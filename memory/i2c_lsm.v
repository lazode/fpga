==> flow/design.v <==
module i2c_lsm(
	output SCL,
	inout SDA,
	output[7:0]rx,
	input [7:0]tx,
	input [7:0]addr_device_w,
	input [7:0]addr_reg_w,
	output DONE,
	input RW,
	input EN,
	input clk,
	input rst_n
);
reg [7:0] rx_data;
reg [7:0] tx_data;
reg [7:0] addr_device;
reg [7:0] addr_reg;
reg [7:0] buffer;
reg [8:0] cnt;
reg RW_r;
reg DONE_r;
reg tx_r;
reg SCL_r;
reg SDA_r;
reg dev_reg;
reg ACK;
reg nACK;
reg [7:0] state_cnt;
reg [2:0] reg_cnt; 
assign rx  = rx_data;
assign DONE= DONE_r;
assign SDA = SDA_r;
assign SCL = SCL_r; 
always @(posedge clk or negedge rst_n) begin
	if (!rst_n) begin
		RW_r <= 0;
		addr_device <= 8'd0;
		addr_reg <= 8'd0;
		tx_data <= 8'd0;
	end
	else begin
		RW_r <= RW;
		addr_device <= addr_device_w;
		addr_reg <= addr_reg_w;
		tx_data <= tx;
	end
end
always @(posedge clk or negedge rst_n) begin
	if(!rst_n) begin
		SDA_r  <= 1;
		SCL_r  <= 1;
	  buffer<= 0;
	reg_cnt <= 0;
		cnt  <= 0;
		DONE_r <= 0;
		tx_r <= 0;
		ACK  <= 0;
		nACK <= 0;
	end
	else begin
		if(EN) begin
			case (state_cnt)
				0:	begin	 
						SCL_r <= 1;
						SDA_r <= 1;
						if (cnt == 100)
							SDA_r <= 1;
						else if (cnt == 300)
							SDA_r <= 0; 
						if (cnt == 100) 
							SCL_r <= 1;
						else if ( cnt == 400) begin						
							SCL_r <= 0;
							cnt <= 9'd0;
							state_cnt <= state_cnt + 8'd1;
						end
						else 
							cnt <= cnt + 9'd1;
					end
				1: begin	 
						buffer <= addr_device;
						state_cnt <= 8'd6;  
						dev_reg <= 1;       
					end
				2: begin  
						buffer <= addr_reg; 
						state_cnt <= 8'd6;  
						dev_reg <= 0; 		  
					end
				3: begin  
						SCL_r <= 0;
						SDA_r <= 1'bz;
						if (cnt == 100) begin
							SCL_r <= 1;
						end
						else if (cnt == 200) begin							
							rx_data[7 - reg_cnt] <= SDA;
							reg_cnt <= reg_cnt + 1;
						end
						else if (cnt == 300) begin
							SCL_r <= 0;
							cnt <= 9'd0;
						end
						if (cnt == 300) begin
							if (reg_cnt == 7) begin
								reg_cnt <= 8'd0;
								state_cnt <= state_cnt + 8'd1;
							end
							else begin
								cnt <= cnt + 9'd1;
							end
						end
					end
				4: begin  
						SCL_r <= 0;
						SDA_r <= 1;
						if (cnt == 100) begin
							SDA_r <= 0;
						end
						else if (cnt == 200) begin
							SCL_r <= 1;
						end
						else if (cnt == 300) begin
							SCL_r <= 0;
							SDA_r <= 1'bz;							
						end	
						if (cnt == 300) begin
							cnt <= 9'd0;
							state_cnt <= 8'd10;
						end
					end
				5: begin  
						if (dev_reg)
							state_cnt <= 8'd2;
						else
							state_cnt <= state_cnt + 1;					
					end
				6: begin	 
						SCL_r <= 0;
						if (cnt == 100) begin
							SDA_r <= buffer[7 - reg_cnt];
						end
						else if (cnt == 200) begin
							SCL_r <= 1; 							
							reg_cnt <= reg_cnt + 1;
						end
						else if (cnt == 300) begin
							SCL_r <= 0;
							cnt <= 9'd0;
						end
						if (cnt == 300) begin
							if (reg_cnt == 7) begin
								reg_cnt <= 3'd0;
								state_cnt <= 8'd7;  
							end
							else begin
								cnt <= cnt + 9'd1;
							end
						end
					end
				7: begin  
						SDA_r <= 1'bz;
						SCL_r <= 0;
						if (cnt == 200) begin
							if(SDA) begin
								nACK <= 1;
								state_cnt <= 4'd0;	 
							end
							else begin
								ACK  <= 1;
								state_cnt <= state_cnt + 1;
							end
						end 
						if (cnt == 100)
							SCL_r <= 1;
						else if (cnt == 300) begin
							SCL_r <= 0;
							cnt   <= 9'd0;
						end
						if (cnt == 300) 
							cnt <= 9'd0;
						else begin
							cnt <= cnt + 9'd1;
						end
					end
				8: begin
						if (dev_reg) 
							state_cnt <= 8'd2;
						else
							state_cnt <= state_cnt + 1;
					end
				9: begin
						if (RW_r) begin
							buffer <= tx_data;
							state_cnt <= 8'd4;
						end
						else begin
							 state_cnt <= 8'd3;
						end
					end
				10: begin  
						SCL_r <= 0;
						if (cnt == 100) begin
							SCL_r <= 0;
							SDA_r <= 0;
						end
						else if (cnt == 200) begin
							SCL_r <= 1;
						end
						else if (cnt == 300)
							SDA_r <= 1;
					 end
			endcase
		end	
	end
end
endmodule
* Tool chain data of i2c_lsm
Tool output for the design above, in the order of the flow. Lines are those of the file above, counted from 1. A cell with - has no value.
Inputs: top module i2c_lsm, clock input clk, cell library sky130hd, timing corner tt_025C_1v80

* Word-level counts
Counts by Yosys on the flattened word-level netlist (proc, flatten, opt, wreduce; memories kept). Register bits leave out memories and registers merged into their read ports (data or address). Print and check cells are left out.
Operators by class: reductions and logical operators 21, mux-type cells 45, bitwise operators 4, add/sub/neg operators 6, order comparisons 0, shifts and indexed selects 3, equal/unequal tests 27, multiply operators 0, divide/modulo/power cells 0
Operators by type and width (number):
- 2-to-1 mux 8 bit | 11
- 2-to-1 mux 9 bit | 8
- parallel mux 8 bit (select 8 bit) | 1
- parallel mux 9 bit (select 4 bit) | 1
- variable shift 1 x 33 -> 8 bit | 1
- variable shift 1 x 33 -> 8 bit (first input constant) | 1
- negator 32 -> 33 bit | 1
- equality test 8 x 3 -> 1 bit (second input constant) | 4
- equality test 8 x 4 -> 1 bit (second input constant) | 3
- parallel mux 8 bit (select 3 bit) | 1
- inequality test 2 bit (second input constant) | 10
- equality test 9 bit (second input constant) | 2
- 2-to-1 mux 3 bit | 6
- adder 8 x 1 -> 8 bit (second input constant) | 2
- equality test 8 x 2 -> 1 bit (second input constant) | 2
- 2-to-1 mux 1 bit | 14
- AND reduction 11 bit | 1
- AND reduction 5 bit | 2
- nonzero test 5 bit | 2
- AND reduction 3 bit | 3
- adder 9 x 1 -> 9 bit (second input constant) | 1
- equality test 9 x 7 -> 1 bit (second input constant) | 1
- equality test 9 x 8 -> 1 bit (second input constant) | 1
- nonzero test 9 bit | 1
- OR reduction 2 bit | 4
- equality test 8 x 1 -> 1 bit (second input constant) | 1
- variable part select 8 x 4 -> 1 bit | 1
- bitwise AND 8 bit | 1
Not listed: further kinds 16, cells in them 19.
Bit counts: clocked read ports x word width 0, latch bits 0, memories kept 0, memory bits (writable) 0, ROM bits 0, elaborated cells 118, output and inout bits 11, flip-flop bits (word level) 64, input port bits 28

* Logic depth
Depth = most cells in a row (Yosys ltp): at word level without a register or memory, in the mapped netlist without a sequential cell, where the memories' decode and read muxes count.
Logic depth: word-level depth 7, ABC_AREA 1, mapped depth 12, gate-level depth less buffers 12

* After synthesis
Source: synth_stat.txt of the flow (Yosys; design flattened, memories mapped). It holds for the ABC_AREA given above (unset counts as 0); a run with the other value may have another netlist. Totals and module areas in this step are rounded.
Mapped netlist: area of sequential cells 1690 um^2, buffer cells 9, synthesis area 3850 um^2, standard cells after synthesis 485, flip-flops 64
Cell types:
- sky130_fd_sc_hd__dfrtp_1 | number 45, area in all 1126.08 um^2
- sky130_fd_sc_hd__nand2_1 | number 141, area in all 529.258 um^2
- sky130_fd_sc_hd__edfxtp_1 | number 17, area in all 510.49 um^2
- sky130_fd_sc_hd__inv_1 | number 63, area in all 236.477 um^2
- sky130_fd_sc_hd__nand3_1 | number 42, area in all 210.202 um^2
- sky130_fd_sc_hd__ha_1 | number 13, area in all 162.656 um^2
- sky130_fd_sc_hd__o21ai_0 | number 24, area in all 120.115 um^2
- sky130_fd_sc_hd__nor2_1 | number 30, area in all 112.608 um^2
- sky130_fd_sc_hd__nand3_4 | number 4, area in all 70.067 um^2
- sky130_fd_sc_hd__nand4_1 | number 11, area in all 68.816 um^2
- sky130_fd_sc_hd__nor2_2 | number 11, area in all 68.816 um^2
- sky130_fd_sc_hd__a21oi_1 | number 12, area in all 60.058 um^2
- sky130_fd_sc_hd__dfstp_2 | number 2, area in all 52.55 um^2
- sky130_fd_sc_hd__nand2_4 | number 4, area in all 45.043 um^2
- sky130_fd_sc_hd__nor2_4 | number 4, area in all 45.043 um^2
- sky130_fd_sc_hd__nand2_2 | number 6, area in all 37.536 um^2
- sky130_fd_sc_hd__xnor2_1 | number 4, area in all 35.034 um^2
- sky130_fd_sc_hd__xor2_1 | number 4, area in all 35.034 um^2
Not listed: further types 24, cells in them 48.

* Timing after synthesis
Path of least setup slack by OpenSTA after synthesis, without wires, with an ideal clock, recovery checks aside; 20% of the period is set as input and as output delay. Where synthesis merged equal registers, the netlist keeps one of their names.
Timing after synthesis: path kind register -> register, from register cnt[0], to register state_cnt[0], launch time at the first pin 0.000 ns, path delay 2.103 ns, setup slack 1.006 ns, data arrival time 1.733 ns, buffers on the path 0, required time 2.740 ns, period 3.11 ns, driving pins on the path 11, library setup time 0.370 ns, synthesis period reached 2.104 ns
"path delay" is the arrival time less input delay plus setup time. "driving pins on the path" counts driving pins, that of a launching flip-flop among them; a cell with two outputs on the path counts twice. "synthesis period reached" = period - worst setup slack (recovery checks aside). The figure is calculated, with input and output delays left at 20% of the set period. The rows between start and end are the longest chain of elaborated cells between them; the timing report does not say that the signal goes this way. Where chains are equally long, one stands for them. A line is the first line of the expression or statement that the cell stems from. Yosys adds cells for indexed reads and writes and turns some case tables into memories. A register here has more assigning lines than the two given. Only ways into the end's enable, where the timed path ends, are counted here.
On the way, after synthesis: cell sequence sky130_fd_sc_hd__dfrtp_1 -> sky130_fd_sc_hd__inv_1 -> sky130_fd_sc_hd__ha_1 -> sky130_fd_sc_hd__nand2_1 -> sky130_fd_sc_hd__nor2_2 -> sky130_fd_sc_hd__nand3_2 -> sky130_fd_sc_hd__o21ai_1 -> sky130_fd_sc_hd__o21ai_1 -> sky130_fd_sc_hd__inv_1 -> sky130_fd_sc_hd__nand2_1 -> sky130_fd_sc_hd__nor2_1, cells in the longest elaborated chain 3, elaborated cells between the ends (all ways) 11, those cells by class eq/ne (10); reduce/logical (1)
RTL lines, path after synthesis:
- start: declaration | RTL line 19 | reg [8:0] cnt;
- start: assignment | RTL line 78 | cnt <= cnt + 9'd1;
- start: assignment | RTL line 110 | cnt <= cnt + 9'd1;
- equality test 9 bit | RTL line 104 | if (cnt == 300) begin
- inequality test 2 bit
- AND reduction 11 bit
- end: assignment | RTL line 75 | state_cnt <= state_cnt + 8'd1;
- end: assignment | RTL line 107 | state_cnt <= state_cnt + 8'd1;
- end: declaration | RTL line 28 | reg [7:0] state_cnt;

* Worst path after layout
From the final timing report of run A: the path of least setup slack in the routed layout; clock arrival at registers is part of the times.
Timing post-layout: path kind input -> register, from input port EN, to register state_cnt[2], input delay 0.81 ns, library setup time 0.36 ns, launch time at the first pin 0.81 ns, required time 4.02 ns, buffers on the path 1, period 4.04 ns, setup slack 1.43 ns, data arrival time 2.59 ns, driving pins on the path 6
The rows between start and end are the longest chain of elaborated cells between them; the timing report does not say that the signal goes this way. Where chains are equally long, one stands for them. A register here has more assigning lines than the two given.
On the way, post-layout: cell sequence sky130_fd_sc_hd__clkdlybuf4s50_1 -> sky130_fd_sc_hd__nand2_1 -> sky130_fd_sc_hd__nand3b_1 -> sky130_fd_sc_hd__a21oi_1 -> sky130_fd_sc_hd__nand2_1 -> sky130_fd_sc_hd__nor2_1, cells in the longest elaborated chain 1, elaborated cells between the ends (all ways) 1, RTL lines with such cells 0, those cells by class reduce/logical (1)
RTL lines, path post-layout:
- start: declaration | RTL line 10 | input EN,
- AND reduction 11 bit
- end: assignment | RTL line 75 | state_cnt <= state_cnt + 8'd1;
- end: assignment | RTL line 107 | state_cnt <= state_cnt + 8'd1;
- end: declaration | RTL line 28 | reg [7:0] state_cnt;

Add stored flow runs of i2c_lsm

Design i2c_lsm on sky130hd. What follows are 2 stored runs of the flow, each under its own settings; their order means nothing. The constraints put input and output delay at 20% of the set period each and load the outputs with 0.01 pF.
By "reached clock period" is meant the clock period of the run minus its worst setup slack. This is arithmetic on one report: input and output delays are still those of the set period (20% each).
"time of the worst setup path" = time allowed to the worst setup path (clock period - input delay - output delay, where it has them) - its slack; a late launch clock adds to it, a late capture clock takes from it.
By "power consumption" is meant OpenSTA's value without simulated activity: inputs other than the clock are taken to toggle once in ten clock periods, and the tool carries that through the logic.
The measured numbers are rounded.

[run A] flow files
==> flow/run.sh <==
#!/bin/bash
# the make line also repeats the synthesis and layout settings of config.mk as NAME=value (left out here)
make -C /OpenROAD-flow-scripts/flow DESIGN_CONFIG=/design/flow/config.mk WORK_HOME=/design/flow/orfs CLKGATE_MAP_FILE= finish
==> flow/config.mk <==
export PLATFORM = sky130hd
export DESIGN_NAME = i2c_lsm
export DESIGN_NICKNAME = i2c_lsm
export VERILOG_FILES = /design/flow/design.v
export SDC_FILE = /design/flow/constraint.sdc
export NUM_CORES = 4
export LEC_CHECK = 0
export ABC_AREA = 1
export CAP_MARGIN = 20
export CORE_ASPECT_RATIO = 0.9
export CORE_MARGIN = 2
export CORE_UTILIZATION = 53
export CTS_CLUSTER_DIAMETER = 282
export CTS_CLUSTER_SIZE = 95
export SLEW_MARGIN = 5
export TNS_END_PERCENT = 45
==> flow/constraint.sdc <==
create_clock -name core_clock -period 4.04 [get_ports {clk}]
set_input_delay 0.8080 -clock core_clock [delete_from_list [all_inputs] [get_ports {clk}]]
set_output_delay 0.8080 -clock core_clock [all_outputs]
set_load 0.01 [all_outputs]

[run A] result: post-route setup TNS 0.000 ns; time of the worst setup path 1.81 ns; worst setup path kind input -> register; reached clock period 2.615 ns; utilization after layout 64.0%; final worst hold slack 0.487 ns; area inside the die boundary 7970 um^2; standard-cell area after layout 4510 um^2; synthesized cell area 3850 um^2; setup slack of the critical path 1.43 ns; power consumption 1330 µW

[run B] flow files
==> flow/run.sh <==
#!/bin/bash
# the make line also repeats the synthesis and layout settings of config.mk as NAME=value (left out here)
make -C /OpenROAD-flow-scripts/flow DESIGN_CONFIG=/design/flow/config.mk WORK_HOME=/design/flow/orfs CLKGATE_MAP_FILE= finish
==> flow/config.mk <==
export PLATFORM = sky130hd
export DESIGN_NAME = i2c_lsm
export DESIGN_NICKNAME = i2c_lsm
export VERILOG_FILES = /design/flow/design.v
export SDC_FILE = /design/flow/constraint.sdc
export NUM_CORES = 4
export LEC_CHECK = 0
export ABC_AREA = 0
export CAP_MARGIN = 35
export CELL_PAD_IN_SITES_DETAIL_PLACEMENT = 2
export CORE_MARGIN = 2
export CORE_UTILIZATION = 24
export HOLD_SLACK_MARGIN = -0.1
export MIN_ROUTING_LAYER = met2
export PLACE_DENSITY = 0.88
export SETUP_SLACK_MARGIN = -0.23
export SLEW_MARGIN = 10
==> flow/constraint.sdc <==
create_clock -name core_clock -period 5.09 [get_ports {clk}]
set_input_delay 1.0180 -clock core_clock [delete_from_list [all_inputs] [get_ports {clk}]]
set_output_delay 1.0180 -clock core_clock [all_outputs]
set_load 0.01 [all_outputs]

[run B] result: post-route setup TNS 0.000 ns; time of the worst setup path 3.35 ns; worst setup path kind register -> register; reached clock period 3.355 ns; utilization after layout 30.1%; final worst hold slack 0.537 ns; area inside the die boundary 15500 um^2; standard-cell area after layout 4330 um^2; synthesized cell area 3490 um^2; setup slack of the critical path 1.74 ns; power consumption 1230 µW
