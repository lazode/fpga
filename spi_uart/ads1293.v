==> flow/design.v <==
`timescale 1ns/1ps
module ads1293(
	clk,
	rst_n,
	en,
	data_out,
	miso,
	mosi,	
	cs,
	sck,
	done	
);
parameter DATA_CONV_START_ADDR = 16'h00;
parameter FLEX_CH1_CN_ADDR  = 16'h01;
parameter FLEX_CH2_CN_ADDR  = 16'h02; 
parameter FLEX_CH3_CN_ADDR  = 16'h03;
parameter FLEX_PACE_CN_ADDR = 16'h04;
parameter LOD_CN_ADDR = 16'h06;
parameter LOD_EN_ADDR = 16'h07;
parameter LOD_CURRENT_ADDR = 16'h08;
parameter REF_CN_ADDR  = 16'h11;
parameter OSC_CN_ADDR  = 16'h12;
parameter AFE_RES_ADDR = 16'h13;
parameter AFE_FAULT_CN_ADDR = 16'h15;
parameter AFE_PACE_CN_ADDR = 16'h17;
parameter ERROR_LOD_ADDR = 16'h18;
parameter ERROR_STATUS_ADDR = 16'h19;
parameter DIGO_STRENGTH_ADDR = 16'h1F;
parameter R2_RATE_ADDR = 16'h21;
parameter R3_RATE_CH1_ADDR = 16'h22;
parameter R3_RATE_CH2_ADDR = 16'h23;
parameter R3_RATE_CH3_ADDR = 16'h24;
parameter R1_RATE_ADDR = 16'h25;
parameter DIS_EFILTER_ADDR = 16'h26;
parameter DRDYB_SRC_ADDR = 16'h27;
parameter SYNCB_CN_ADDR = 16'h28;
parameter MASK_DRDYB_ADDR = 16'h29;
parameter CH_CNFG_ADDR = 16'h2F;
parameter DATA_STATUS_ADDR = 16'h30;
parameter DATA_CH1_PACE_U_ADDR = 16'h31;
parameter DATA_CH1_PACE_L_ADDR = 16'h32;
parameter DATA_CH2_PACE_U_ADDR = 16'h33;
parameter DATA_CH2_PACE_L_ADDR = 16'h34;
parameter DATA_CH3_PACE_U_ADDR = 16'h35;
parameter DATA_CH3_PACE_L_ADDR = 16'h36;
parameter DATA_CH1_ECG_U_ADDR = 16'h37;
parameter DATA_CH1_ECG_M_ADDR = 16'h38;
parameter DATA_CH1_ECG_L_ADDR = 16'h39;
parameter DATA_CH2_ECG_U_ADDR = 16'h3A;
parameter DATA_CH2_ECG_M_ADDR = 16'h3B;
parameter DATA_CH2_ECG_L_ADDR = 16'h3C;
parameter DATA_CH3_ECG_U_ADDR = 16'h3D;
parameter DATA_CH3_ECG_M_ADDR = 16'h3E;
parameter DATA_CH3_ECG_L_ADDR = 16'h3F;
parameter DATA_LOOP_ADDR = 16'h50;
input clk;
input rst_n;
input en;
input miso;
output mosi;
output cs;
output sck;
output done;
output [7:0] data_out;
reg spi_done_buff;
reg [7:0] data_out;
wire [7:0] spi_data;
reg spi_en;
reg spi_RW;
reg [6:0] addr;
reg [7:0] data;
wire cs;
wire mosi;
wire spi_done;
wire spi_done_failing;
assign spi_done_failing = (spi_done_buff && !spi_done)? 1: 0;
always @(posedge clk) 
	spi_done_buff <= spi_done;
spi spi_driver(
	.clk(clk),
	.rst_n(rst_n),
	.en(spi_en),
	.RW(spi_RW),
	.addr_in(addr),
	.data_in(data),
	.miso(miso),
	.mosi(mosi),	
	.cs(cs),
	.sck(sck),
	.done(spi_done)
);
localparam FLEX_CH1_CN_VALUE = 8'b00_010_011;
localparam FLEX_CH2_CN_VALUE = 8'b00_101_110;
localparam LOD_CN_VALUE = 8'b000_0_0_0_00;
localparam LOD_EN_VALUE = 8'b00_000000;
localparam REF_CN_VALUE = 8'b000000_00;
localparam OSC_CN_VALUE = 8'b00000_100;
localparam AFE_RES_VALUE = 8'b00_111_111;
localparam DRDYB_SRC_VALUE = 8'b00_000001;
localparam CH_CNFG_VALUE = 8'b0_000_011_0;
localparam DATA_CONV_START = 8'b0000_0001;
reg dataRDY;
reg [15:0] data_ch1_pace;
reg [15:0] data_ch2_pace;
reg [23:0] data_ch1_ECG;
reg [23:0] data_ch2_ECG;
reg [7:0] counter;
localparam READ  = 1'b1;
localparam WRITE = 1'b0;
always @(posedge clk or negedge rst_n) begin
	if (!rst_n) begin
		data_ch1_pace <= 16'd0;
		counter <= 8'd0;
		spi_en <= 1'b0;
	end
	else if (!en) begin
		counter <= 8'd0;
	end
	else begin
		case (counter)
			0: begin
				spi_en <= 1'b1;
				spi_RW <= WRITE;
				addr <= DATA_CONV_START_ADDR;
				data <= 8'd0;
				if (spi_done_failing == 1'b1)
					counter <= counter + 8'd1;
			end
			1: begin
				spi_RW <= WRITE;
				addr <= FLEX_CH1_CN_ADDR;
				data <= FLEX_CH1_CN_VALUE;
				if (spi_done_failing == 1'b1)
					counter <= counter + 8'd1;
			end
			2: begin
				spi_RW <= WRITE;
				addr <= FLEX_CH2_CN_ADDR;
				data <= FLEX_CH2_CN_VALUE;
				if (spi_done_failing == 1'b1)
					counter <= counter + 8'd1;					
			end
			3: begin
				spi_RW <= WRITE;
				addr <= LOD_CN_ADDR;
				data <= LOD_CN_VALUE;
				if (spi_done_failing == 1'b1)
					counter <= counter + 8'd1;
			end
			4: begin
				spi_RW <= WRITE;
				addr <= REF_CN_ADDR;
				data <= REF_CN_VALUE;
				if (spi_done_failing == 1'b1)
					counter <= counter + 8'd1;
			end
			5: begin
				spi_RW <= WRITE;
				addr <= AFE_RES_ADDR;
				data <= AFE_RES_VALUE;
				if (spi_done_failing == 1'b1)
					counter <= counter + 8'd1;
			end
			6: begin
				spi_RW <= WRITE;
				addr <= DRDYB_SRC_ADDR;
				data <= DRDYB_SRC_VALUE;
				if (spi_done_failing == 1'b1)
					counter <= counter + 8'd1;
			end
			7: begin
				spi_RW <= WRITE;
				addr <= CH_CNFG_ADDR;
				data <= CH_CNFG_VALUE;
				if (spi_done_failing == 1'b1)
					counter <= counter + 8'd1;				
			end
			8: begin
				spi_RW <= WRITE;
				addr <= DATA_CONV_START_ADDR;
				data <= DATA_CONV_START;
				if (spi_done_failing == 1'b1)
					counter <= counter + 8'd1;
			end
			9: begin
				spi_RW <= READ;
				addr <= DATA_CH1_PACE_U_ADDR;
				data_ch1_pace[15:8] <= data_out;
				if (spi_done_failing == 1'b1)
					counter <= counter + 8'd1;
			end
			10: begin
				spi_RW <= READ;
				addr <= DATA_CH1_PACE_L_ADDR; 
				data_ch1_pace[7:0] <= data_out;
			end
		endcase
	end
end
endmodule
`timescale 1ns/1ps
module spi(
	clk,
	rst_n,
	en,
	RW,
	addr_in,
	data_in,
	data_out,
	miso,
	mosi,	
	cs,
	sck,
	done
);
input clk, rst_n, en, RW;
input [6:0] addr_in;
input [7:0] data_in;
input miso;
output mosi, sck, cs;
output done;
output [7:0] data_out;
reg [6:0] addr;
reg [7:0] data;
reg mosi;
reg sck;
reg cs;
reg done_r;
reg [7:0] counter;
reg [7:0] data_out = 8'd0;
assign done = done_r;
reg sck_fail;
reg sck_rise;
always @(posedge clk or negedge rst_n) begin
	if (!rst_n ) begin
		counter <= 8'd0;
		data <= 8'd0;
		addr <= 7'd0;
		data_out <= 8'd0;
		cs <= 1'b1;
		done_r <= 1'b0;
	end
	else if (!en) 
		counter <= 8'd0;
	else if (en) begin
		case (counter)
			0: begin
					if (sck_fail) begin
						mosi <= RW;
						data <= data_in;
						addr <= addr_in;
						cs <= 1'b0;
						counter <= counter + 8'd1;
						done_r <= 1'b0;
					end
				end
			1, 2, 3, 4, 5, 6, 7: 
				begin
					if (sck_fail) begin
						mosi <= addr[7 - counter];
						counter <= counter + 8'd1;
					end
				end
			8:	begin
					if (sck_fail)  
						counter <= counter + 8'd1;
				end
			9, 10, 11, 12, 13, 14, 15, 16:
				begin
					if (sck_rise) begin
						if (!RW)
							mosi <= data[16 - counter];
						else
							data_out[16 - counter] <= miso;
						counter <= counter + 8'd1;
					end
				end
			 17: begin	
					if (sck_rise) begin
						cs <= 1'b1;
						done_r <= 1'b1;
						counter <= 8'd0;
					end
				end
		endcase
	end
end
reg [31:0] div_cnt;
always @(posedge clk or negedge rst_n) begin
	if (!rst_n) begin
		div_cnt <= 32'd0;		
	end
	else begin
		if (div_cnt == 32'd100) begin
			div_cnt <= 32'd0;
		end
		else begin
			div_cnt <= div_cnt + 32'd1;
		end
		if (div_cnt == 32'd50) begin
			sck <= 0;
			sck_fail <= 1;
		end
		else if (div_cnt == 32'd100) begin
			sck <= 1;
			sck_rise <= 1;
		end
		else begin
			sck_fail <= 0;
			sck_rise <= 0;
		end
	end
end
endmodule
Tool chain data of ads1293
The steps from the RTL of ads1293 to its reports follow in flow order.
Line numbers count from 1 in the design file above.
Library cell names are shortened.
{"block": "design", "top_module": "ads1293", "clock_port": "clk", "lib": "sky130hd", "lib_corner": "tt_025C_1v80"}

Word level
Source: Yosys, flattened and elaborated, memories not mapped. Widths are those after wreduce. Registers that Yosys merges into a memory's read port (data or address) are not register bits. Print and check cells do not count.
{"block": "bits", "inputBits": 4, "elab_cells": 120, "output_inout_bits": 12, "reg_bits": 87}
{"block": "op_classes", "n_shift": 2, "eq_ne": 41, "logic": 1, "reduce_logical": 31, "n_mux": 24, "addsub": 5}
{"block": "ops", "operator": "8-bit by 4-bit equality test with 1-bit output with constant B", "count": 11}
{"block": "ops", "operator": "7-bit case mux with 10-bit select", "count": 1}
{"block": "ops", "operator": "8-bit by 3-bit equality test with 1-bit output with constant B", "count": 8}
{"block": "ops", "operator": "8-bit 2-to-1 mux", "count": 7}
{"block": "ops", "operator": "8-bit case mux with 6-bit select", "count": 1}
{"block": "ops", "operator": "32-bit by 1-bit adder with 32-bit output with constant B", "count": 1}
{"block": "ops", "operator": "32-bit by 6-bit equality test with 1-bit output with constant B", "count": 1}
{"block": "ops", "operator": "32-bit by 7-bit equality test with 1-bit output with constant B", "count": 1}
{"block": "ops", "operator": "7-bit by 32-bit variable part select with 1-bit output", "count": 1}
{"block": "ops", "operator": "8-bit by 2-bit equality test with 1-bit output with constant B", "count": 4}
{"block": "ops", "operator": "8-bit by 32-bit variable part select with 1-bit output", "count": 1}
{"block": "ops", "operator": "32-bit 2-to-1 mux", "count": 1}
{"block": "ops", "operator": "8-bit case mux with 3-bit select", "count": 1}
{"block": "ops", "operator": "9-bit OR reduction", "count": 2}
{"block": "ops", "operator": "8-bit by 1-bit adder with 8-bit output with constant B", "count": 2}
{"block": "ops", "operator": "8-bit by 1-bit equality test with 1-bit output with constant B", "count": 2}
{"block": "ops", "operator": "8-bit by 5-bit equality test with 1-bit output with constant B", "count": 2}
{"block": "ops", "operator": "8-bit logical NOT", "count": 2}
{"block": "ops", "operator": "3-bit by 2-bit inequality test with 1-bit output with constant B", "count": 4}
{"block": "ops", "operator": "3-bit AND reduction", "count": 4}
{"block": "ops", "operator": "11-bit by 1-bit inequality test with 1-bit output with constant B", "count": 1}
{"block": "ops", "operator": "10-bit nonzero test", "count": 1}
{"block": "ops", "operator": "10-bit OR reduction", "count": 1}
{"block": "ops", "operator": "2-bit AND reduction", "count": 5}
{"block": "ops", "operator": "1-bit 2-to-1 mux", "count": 10}
{"block": "ops", "operator": "3-bit by 8-bit subtractor with 9-bit output with constant A", "count": 1}
{"block": "ops", "operator": "5-bit by 8-bit subtractor with 9-bit output with constant A", "count": 1}
{"block": "ops", "operator": "2-bit by 1-bit inequality test with 1-bit output with constant B", "count": 4}
Not listed: further kinds 16, cells in them 23.

Logic depth
Depth = most cells in a row (Yosys ltp): at word level without a register or memory, in the mapped netlist without a sequential cell, where the memories' decode and read muxes count.
{"block": "logic_depth", "depth_word": 6, "abc_area": 0, "ltp_mapped": 8, "mapped_depth_nobuf": 7}

Netlist
Yosys stat after the flow's synthesis: flattened, memories mapped to cells. It holds for the ABC_AREA given above (unset counts as 0); a run with the other value may have another netlist.
The area totals of this step are shown rounded.
{"block": "mapped", "n_buf": 25, "area_um2": 4150, "ffs": 79, "cell_count": 396, "seqArea_um2": 2050}
{"block": "by_type", "cell": "dfrtp_1", "count": 61, "area_total_um2": 1.53E+03}
{"block": "by_type", "cell": "edfxtp_1", "count": 16, "area_total_um2": 480.461}
{"block": "by_type", "cell": "xnor2_1", "count": 24, "area_total_um2": 210.202}
{"block": "by_type", "cell": "ha_1", "count": 14, "area_total_um2": 175.168}
{"block": "by_type", "cell": "mux2_2", "count": 11, "area_total_um2": 123.869}
{"block": "by_type", "cell": "nand2_1", "count": 30, "area_total_um2": 112.608}
{"block": "by_type", "cell": "nor2_1", "count": 28, "area_total_um2": 105.101}
{"block": "by_type", "cell": "a21oi_1", "count": 18, "area_total_um2": 90.086}
{"block": "by_type", "cell": "xor2_1", "count": 10, "area_total_um2": 87.584}
{"block": "by_type", "cell": "nor4_1", "count": 13, "area_total_um2": 81.328}
{"block": "by_type", "cell": "nand3_1", "count": 16, "area_total_um2": 80.077}
{"block": "by_type", "cell": "and2_1", "count": 12, "area_total_um2": 75.072}
{"block": "by_type", "cell": "buf_4", "count": 9, "area_total_um2": 67.565}
{"block": "by_type", "cell": "inv_1", "count": 15, "area_total_um2": 56.304}
{"block": "by_type", "cell": "nand4_1", "count": 9, "area_total_um2": 56.304}
{"block": "by_type", "cell": "clkbuf_1", "count": 14, "area_total_um2": 52.55}
{"block": "by_type", "cell": "and3_1", "count": 8, "area_total_um2": 50.048}
{"block": "by_type", "cell": "mux2i_1", "count": 5, "area_total_um2": 50.048}
Other cell types: 46; their cells: 83.
The figures by module come from a second, unflattened synthesis with its own total; it is not the netlist above.
{"block": "unflattened", "cells_unflattened": 507, "area_unflattened_um2": 5260}
Each row is one instance without its submodules.
{"block": "by_module", "module": "spi", "n_inst": 1, "cells": 390, "seq_area_um2": 1750, "area_um2": 4080}
{"block": "by_module", "module": "ads1293", "n_inst": 1, "cells": 117, "seq_area_um2": 606, "area_um2": 1190}

Path before layout
Path of least setup slack by OpenSTA after synthesis, without wires, with an ideal clock, recovery checks aside; 20% of the period is set as input and as output delay. Where synthesis merged equal registers, the netlist keeps one of their names.
{"block": "synth_path", "path_type": "register to register", "from": "register spi_driver.counter[0]", "to": "register spi_driver.counter[3]", "arrival_time_ns": 2.264, "path_delay_ns": 2.386, "setup_time_ns": 0.122, "path_slack_ns": 0.073, "required_time_ns": 2.338, "driving_pins": 9, "path_buffers": 1, "period_ns": 2.46, "launch_ns": 0.000, "synth_period_reached_ns": 2.387}
"path_delay_ns" is the arrival time less input delay plus setup time.
"driving_pins" counts driving pins, that of a launching flip-flop among them; a cell with two outputs on the path counts twice.
"synth_period_reached_ns" = period - worst setup slack (recovery checks aside). The figure is calculated, with input and output delays left at 20% of the set period.
Between the ends stands the longest chain of elaborated cells between them, by number of cells; it is not shown to be the way that was timed. Of several equally long chains one is given.
A line is the first line of the expression or statement that the cell stems from. Yosys adds cells for indexed reads and writes and turns some case tables into memories.
At most two assigning lines are given for a register; there are more.
{"block": "synth_between", "cell_sequence": "dfrtp_1 -> buf_2 -> inv_1 -> ha_1 -> nor4b_2 -> a2111o_1 -> and4_4 -> or4_4 -> mux2i_1", "elab_chain_len": 4, "cone_cells": 31, "classes_between": "add/sub: 1; eq/ne: 21; mux: 4; reduce/logical: 5"}
{"block": "synth_rtl", "item": "start, declared", "line_no": 229, "rtl": "reg [7:0] counter;"}
{"block": "synth_rtl", "item": "start, assigned", "line_no": 253, "rtl": "counter <= counter + 8'd1;"}
{"block": "synth_rtl", "item": "start, assigned", "line_no": 261, "rtl": "counter <= counter + 8'd1;"}
{"block": "synth_rtl", "item": "8-bit by 1-bit adder with 8-bit output", "line_no": 275, "rtl": "counter <= counter + 8'd1;"}
{"block": "synth_rtl", "item": "8-bit 2-to-1 mux", "line_no": 270, "rtl": "if (sck_rise) begin"}
{"block": "synth_rtl", "item": "8-bit case mux with 3-bit select", "line_no": 246, "rtl": "case (counter)"}
{"block": "synth_rtl", "item": "8-bit 2-to-1 mux", "line_no": 243, "rtl": "else if (!en)"}
{"block": "synth_rtl", "item": "end, assigned", "line_no": 253}
{"block": "synth_rtl", "item": "end, assigned", "line_no": 261}
{"block": "synth_rtl", "item": "end, declared", "line_no": 229}

Path in the finished layout
From the final timing report of run 2: the path of least setup slack in the routed layout; clock arrival at registers is part of the times.
{"block": "layout_path", "path_type": "register to register", "from": "register spi_driver.counter[0]", "to": "register spi_driver.counter[1]", "path_slack_ns": -0.03, "arrival_time_ns": 2.47, "path_buffers": 1, "setup_time_ns": 0.10, "required_time_ns": 2.45, "driving_pins": 8, "launch_ns": 0.34, "period_ns": 2.2}
Between the ends stands the longest chain of elaborated cells between them, by number of cells; it is not shown to be the way that was timed. Of several equally long chains one is given.
At most two assigning lines are given for a register; there are more.
{"block": "layout_between", "cell_sequence": "dfrtp_2 -> ha_2 -> buf_4 -> or2_2 -> a21oi_2 -> a22oi_2 -> or3_4 -> o31ai_2", "elab_chain_len": 4, "cone_cells": 31, "classes_between": "add/sub: 1; eq/ne: 21; mux: 4; reduce/logical: 5"}
{"block": "layout_rtl", "item": "start, declared", "line_no": 229, "rtl": "reg [7:0] counter;"}
{"block": "layout_rtl", "item": "start, assigned", "line_no": 253, "rtl": "counter <= counter + 8'd1;"}
{"block": "layout_rtl", "item": "start, assigned", "line_no": 261, "rtl": "counter <= counter + 8'd1;"}
{"block": "layout_rtl", "item": "8-bit by 1-bit adder with 8-bit output", "line_no": 275, "rtl": "counter <= counter + 8'd1;"}
{"block": "layout_rtl", "item": "8-bit 2-to-1 mux", "line_no": 270, "rtl": "if (sck_rise) begin"}
{"block": "layout_rtl", "item": "8-bit case mux with 3-bit select", "line_no": 246, "rtl": "case (counter)"}
{"block": "layout_rtl", "item": "8-bit 2-to-1 mux", "line_no": 243, "rtl": "else if (!en)"}
{"block": "layout_rtl", "item": "end, assigned", "line_no": 253}
{"block": "layout_rtl", "item": "end, assigned", "line_no": 261}
{"block": "layout_rtl", "item": "end, declared", "line_no": 229}

Add stored flow runs of ads1293

Measured results for ads1293: 2 stored runs of the Yosys and OpenROAD flow on sky130hd. The settings differ; the order carries no meaning. The constraints put input and output delay at 20% of the set period each and load the outputs with 0.01 pF.
"achieved_period_ns" means the clock period less the worst setup slack. The figure is calculated, with input and output delays left at 20% of the set period.
Values from the reports are rounded here.

{"run": "run 1", "settings": { "period_ns": 1.34, "CORE_UTILIZATION": 68, "SETUP_SLACK_MARGIN": 0.22, "PLACE_DENSITY_LB_ADDON": 0.29, "CORE_ASPECT_RATIO": 0.6, "GPL_TIMING_DRIVEN": 0, "CTS_CLUSTER_DIAMETER": 380, "CAP_MARGIN": 15, "SLEW_MARGIN": 15, "CORE_MARGIN": 2 }, "outcome": "not finished: clock tree synthesis ended with error DPL-0038"}
{"run": "run 2", "settings": { "period_ns": 2.2, "CAP_MARGIN": 20, "CORE_MARGIN": 2, "CORE_UTILIZATION": 40, "SLEW_MARGIN": 20 }, "results": { "achieved_period_ns": 2.225, "synth_chip_area_um2": 4150, "worst_setup_slack_ns": -0.025, "final_cell_area_um2": 4900, "design_die_area_um2": 11200, "fin_util_frac": 0.481 }}
